==> flow/design.v <==
module bcd_arithmetic(
    input clk,            
    input reset,          
    input control,        
    input [15:0] input_a, 
    input [15:0] input_b, 
    output reg [15:0] result  
);
reg [3:0] a[3:0], b[3:0], sum[3:0], carry[3:0];
always @* begin
    for (int i = 0; i < 4; i = i + 1) begin
        if (control == 1'b0)  
            sum[i] = a[i] + b[i] + carry[i];
        else  
            sum[i] = a[i] - b[i] - carry[i];
        if (sum[i] >= 10 || sum[i] < 0) begin
            sum[i] = sum[i] - 10;
            carry[i+1] = 1;
        end else
            carry[i+1] = 0;
    end
end
always @(posedge clk or posedge reset) begin
    if (reset) begin
        result <= 16'b0;  
    end else begin
        if (control == 1'b0) begin  
            for (int i = 0; i < 4; i = i + 1)
                result[4*i +: 4] <= sum[i];
        end else begin  
            for (int i = 0; i < 4; i = i + 1)
                result[4*i +: 4] <= sum[i];
        end
    end
end
assign a[0] = input_a[3:0];
assign a[1] = input_a[7:4];
assign a[2] = input_a[11:8];
assign a[3] = input_a[15:12];
assign b[0] = input_b[3:0];
assign b[1] = input_b[7:4];
assign b[2] = input_b[11:8];
assign b[3] = input_b[15:12];
endmodule
module sequence_detector(
    input clk,           
    input reset,         
    input din,           
    output reg detected, 
    output reg [15:0] input_a,  
    output reg [15:0] input_b   
);
parameter IDLE = 3'b000;
parameter DETECTING_PATTERN = 3'b001;
parameter DETECTING_CONTROL = 3'b010;
parameter SHIFTING = 3'b011;
reg [7:0] pattern = 8'b01011010;  
reg [7:0] control_pattern = 8'b1;  
reg [40:0] shift_reg;  
reg [2:0] state;       
reg [15:0] input_a_reg, input_b_reg;  
bcd_arithmetic bcd_arith(
    .clk(clk),
    .reset(reset),
    .control(shift_reg[32]),  
    .input_a(input_a_reg),
    .input_b(input_b_reg),
    .result(detected ? input_a : input_b)  
);
always @(posedge clk or posedge reset) begin
    if (reset) begin
        shift_reg <= 41'b0;  
        state <= IDLE;        
        detected <= 1'b0;     
        input_a <= 16'b0;     
        input_b <= 16'b0;     
    end else begin
        case (state)
            IDLE: begin
                shift_reg <= {shift_reg[39:0], din};  
                if (shift_reg[40:33] == pattern) begin
                    state <= DETECTING_CONTROL;  
                    detected <= 1'b1;             
                end
            end
            DETECTING_CONTROL: begin
                shift_reg <= {shift_reg[39:0], din};  
                if (shift_reg[32:25] == control_pattern) begin
                    state <= SHIFTING;  
                end
            end
            SHIFTING: begin
                shift_reg <= {shift_reg[39:0], din};  
                input_a_reg <= {input_a_reg[14:0], shift_reg[24:17]};  
                input_b_reg <= {input_b_reg[14:0], shift_reg[16:9]};    
            end
            default: state <= IDLE;
        endcase
    end
end
endmodule
---- Reports on sequence_detector ----
The steps from the RTL of sequence_detector to its reports follow in flow order.
Lines are those of the file above, counted from 1.
Operators carry their Yosys type and port widths (W data, S select, Z words).
Library cell names are shortened.
The mark n/a stands for no value.
set-up
  design top .............................. sequence_detector
  clock input ............................. clk
  cell library ............................ sky130hd
  timing corner ........................... tt_025C_1v80

---- Word level ----
Counts by Yosys on the flattened word-level netlist (proc, flatten, opt, wreduce). Print and check cells are left out. Cells with the same type and inputs are merged into one.
bit counts
  register bits after elaboration ......... 45
  output and inout port bits .............. 33
  elaborated cells ........................ 17
operators by class
  eq/ne operators ......................... 6
  multiplexer cells ....................... 3
  bitwise logic cells ..................... 1
  reduce/logical cells .................... 4
operators by type and width
  operator              count
  $pmux W3 S3           1
  $eq A8 B1 Y1 const B  1
  $eq A8 B7 Y1 const B  1
  $eq A3 B2 Y1 const B  2
  $mux W3               2
  $ne A2 B2 Y1 const B  2
  $logic_not A3 Y1      1
  $reduce_and A3 Y1     1
  $reduce_or A3 Y1      1
  $reduce_and A2 Y1     1
  $not A1 Y1            1

---- Longest topological paths ----
Depth = most cells in a row (Yosys ltp): at word level without a register or memory, in the mapped netlist without a sequential cell, where the memories' decode and read muxes count.
logic depth
  word-level depth ........................ 3
  ABC_AREA ................................ 0
  depth in mapped cells ................... 3

---- After synthesis ----
The flow's flattened synthesis, as Yosys stat reports it; memories are mapped. The netlist is that of the ABC_AREA named above (0 if unset); the other value can give another one.
synthesis totals
  standard cells after synthesis .......... 136
  cell area after synthesis ............... 0.0019731 mm^2
  flip-flop cells ......................... 45
  buffer cells ............................ 36
cells by type
  cell type  count
  dfrtp_1    44
  mux2_2     38
  buf_4      32
  buf_6      4
  mux2_1     3
  dfstp_2    1
  nor4bb_1   2
  nor3_4     1
  and4b_1    1
  a21boi_0   1
  a21o_1     1
  inv_1      2
  nand2b_1   1
  nor4_1     1
  nand3_1    1
  o21ai_0    1
  conb_1     1
  nor2_1     1

---- Worst setup path after synthesis ----
OpenSTA on the mapped netlist: ideal clock, no wires. The path of least setup slack (recovery checks aside). Input and output delay are each 20% of the period. Register names are those of the netlist, which keeps one name where synthesis merged equal registers.
timing path after synthesis
  path type ............................... register to register
  start point ............................. reg state
  end point ............................... reg shift_reg[1]
  period .................................. 1.45 ns
  library setup time ...................... 0.125 ns
  time at the first pin ................... 0.000 ns
  data arrival time ....................... 1.189 ns
  required time ........................... 1.325 ns
  setup slack ............................. 0.136 ns
  delay of the path ....................... 1.314 ns
  stages .................................. 4
  path buffers ............................ 1
  synthesis period reached ................ 1.314 ns
"delay of the path" = arrival - input delay + setup time.
"stages": output pins that drive a net of the path, with the launching flip-flop's if there is one; two outputs of one cell count as two.
"synthesis period reached" is the clock period less the worst setup slack; recovery checks do not enter. This is arithmetic on one report: input and output delays are still those of the set period (20% each).
An end named without its bit number is one bit of that signal or, where synthesis recoded a state register, one of its new flip-flops.
A register here has more assigning lines than the two given.
on the way, after synthesis
  cell sequence ........................... dfrtp_1 nor3_4 buf_6 mux2_2
ends and longest elaborated chain, after synthesis
  item                line  text
  start: declaration  60    reg [2:0] state;
  start: assignment   73    state <= IDLE;
  start: assignment   82    state <= DETECTING_CONTROL;
  end: assignment     80    shift_reg <= {shift_reg[39:0], din};
  end: assignment     87    shift_reg <= {shift_reg[39:0], din};
  end: declaration    59    reg [40:0] shift_reg;
No chain of elaborated cells between the ends is given.

Record of 2 stored runs of the RTL-to-layout flow on sequence_detector, platform sky130hd. The runs are unordered. Constraints: input delay and output delay 20% of the set period each, output load 0.01 pF.

======== flow run 1 ========
==> flow/run.sh <==
#!/bin/bash
# the make line also repeats the synthesis and layout settings of config.mk as NAME=value (left out here)
make -C /OpenROAD-flow-scripts/flow DESIGN_CONFIG=/design/flow/config.mk WORK_HOME=/design/flow/orfs CLKGATE_MAP_FILE= finish
==> flow/config.mk <==
export PLATFORM = sky130hd
export DESIGN_NAME = sequence_detector
export DESIGN_NICKNAME = sequence_detector
export VERILOG_FILES = /design/flow/design.v
export SDC_FILE = /design/flow/constraint.sdc
export NUM_CORES = 4
export LEC_CHECK = 0
export CAP_MARGIN = 20
export CELL_PAD_IN_SITES_DETAIL_PLACEMENT = 2
export CELL_PAD_IN_SITES_GLOBAL_PLACEMENT = 3
export CORE_ASPECT_RATIO = 1.3
export CORE_MARGIN = 2
export CORE_UTILIZATION = 66
export MIN_ROUTING_LAYER = met1
export SLEW_MARGIN = 20
export TNS_END_PERCENT = 45
==> flow/constraint.sdc <==
create_clock -name core_clock -period 2.32 [get_ports {clk}]
set_input_delay 0.4640 -clock core_clock [delete_from_list [all_inputs] [get_ports {clk}]]
set_output_delay 0.4640 -clock core_clock [all_outputs]
set_load 0.01 [all_outputs]

-------- flow run 1 --------
  unfinished; error GPL-0301 in placement

======== flow run 2 ========
==> flow/run.sh <==
#!/bin/bash
# the make line also repeats the synthesis and layout settings of config.mk as NAME=value (left out here)
make -C /OpenROAD-flow-scripts/flow DESIGN_CONFIG=/design/flow/config.mk WORK_HOME=/design/flow/orfs CLKGATE_MAP_FILE= finish
==> flow/config.mk <==
export PLATFORM = sky130hd
export DESIGN_NAME = sequence_detector
export DESIGN_NICKNAME = sequence_detector
export VERILOG_FILES = /design/flow/design.v
export SDC_FILE = /design/flow/constraint.sdc
export NUM_CORES = 4
export LEC_CHECK = 0
export ABC_AREA = 1
export CAP_MARGIN = 20
export CELL_PAD_IN_SITES_GLOBAL_PLACEMENT = 1
export CORE_ASPECT_RATIO = 1.51
export CORE_MARGIN = 2
export CORE_UTILIZATION = 70
export CTS_CLUSTER_SIZE = 39
export GPL_ROUTABILITY_DRIVEN = 1
export MAX_ROUTING_LAYER = met5
export SETUP_SLACK_MARGIN = 0.25
export SLEW_MARGIN = 20
export TNS_END_PERCENT = 25
==> flow/constraint.sdc <==
create_clock -name core_clock -period 1.64 [get_ports {clk}]
set_input_delay 0.3280 -clock core_clock [delete_from_list [all_inputs] [get_ports {clk}]]
set_output_delay 0.3280 -clock core_clock [all_outputs]
set_load 0.01 [all_outputs]

-------- flow run 2 --------
  unfinished; error GPL-0301 in placement
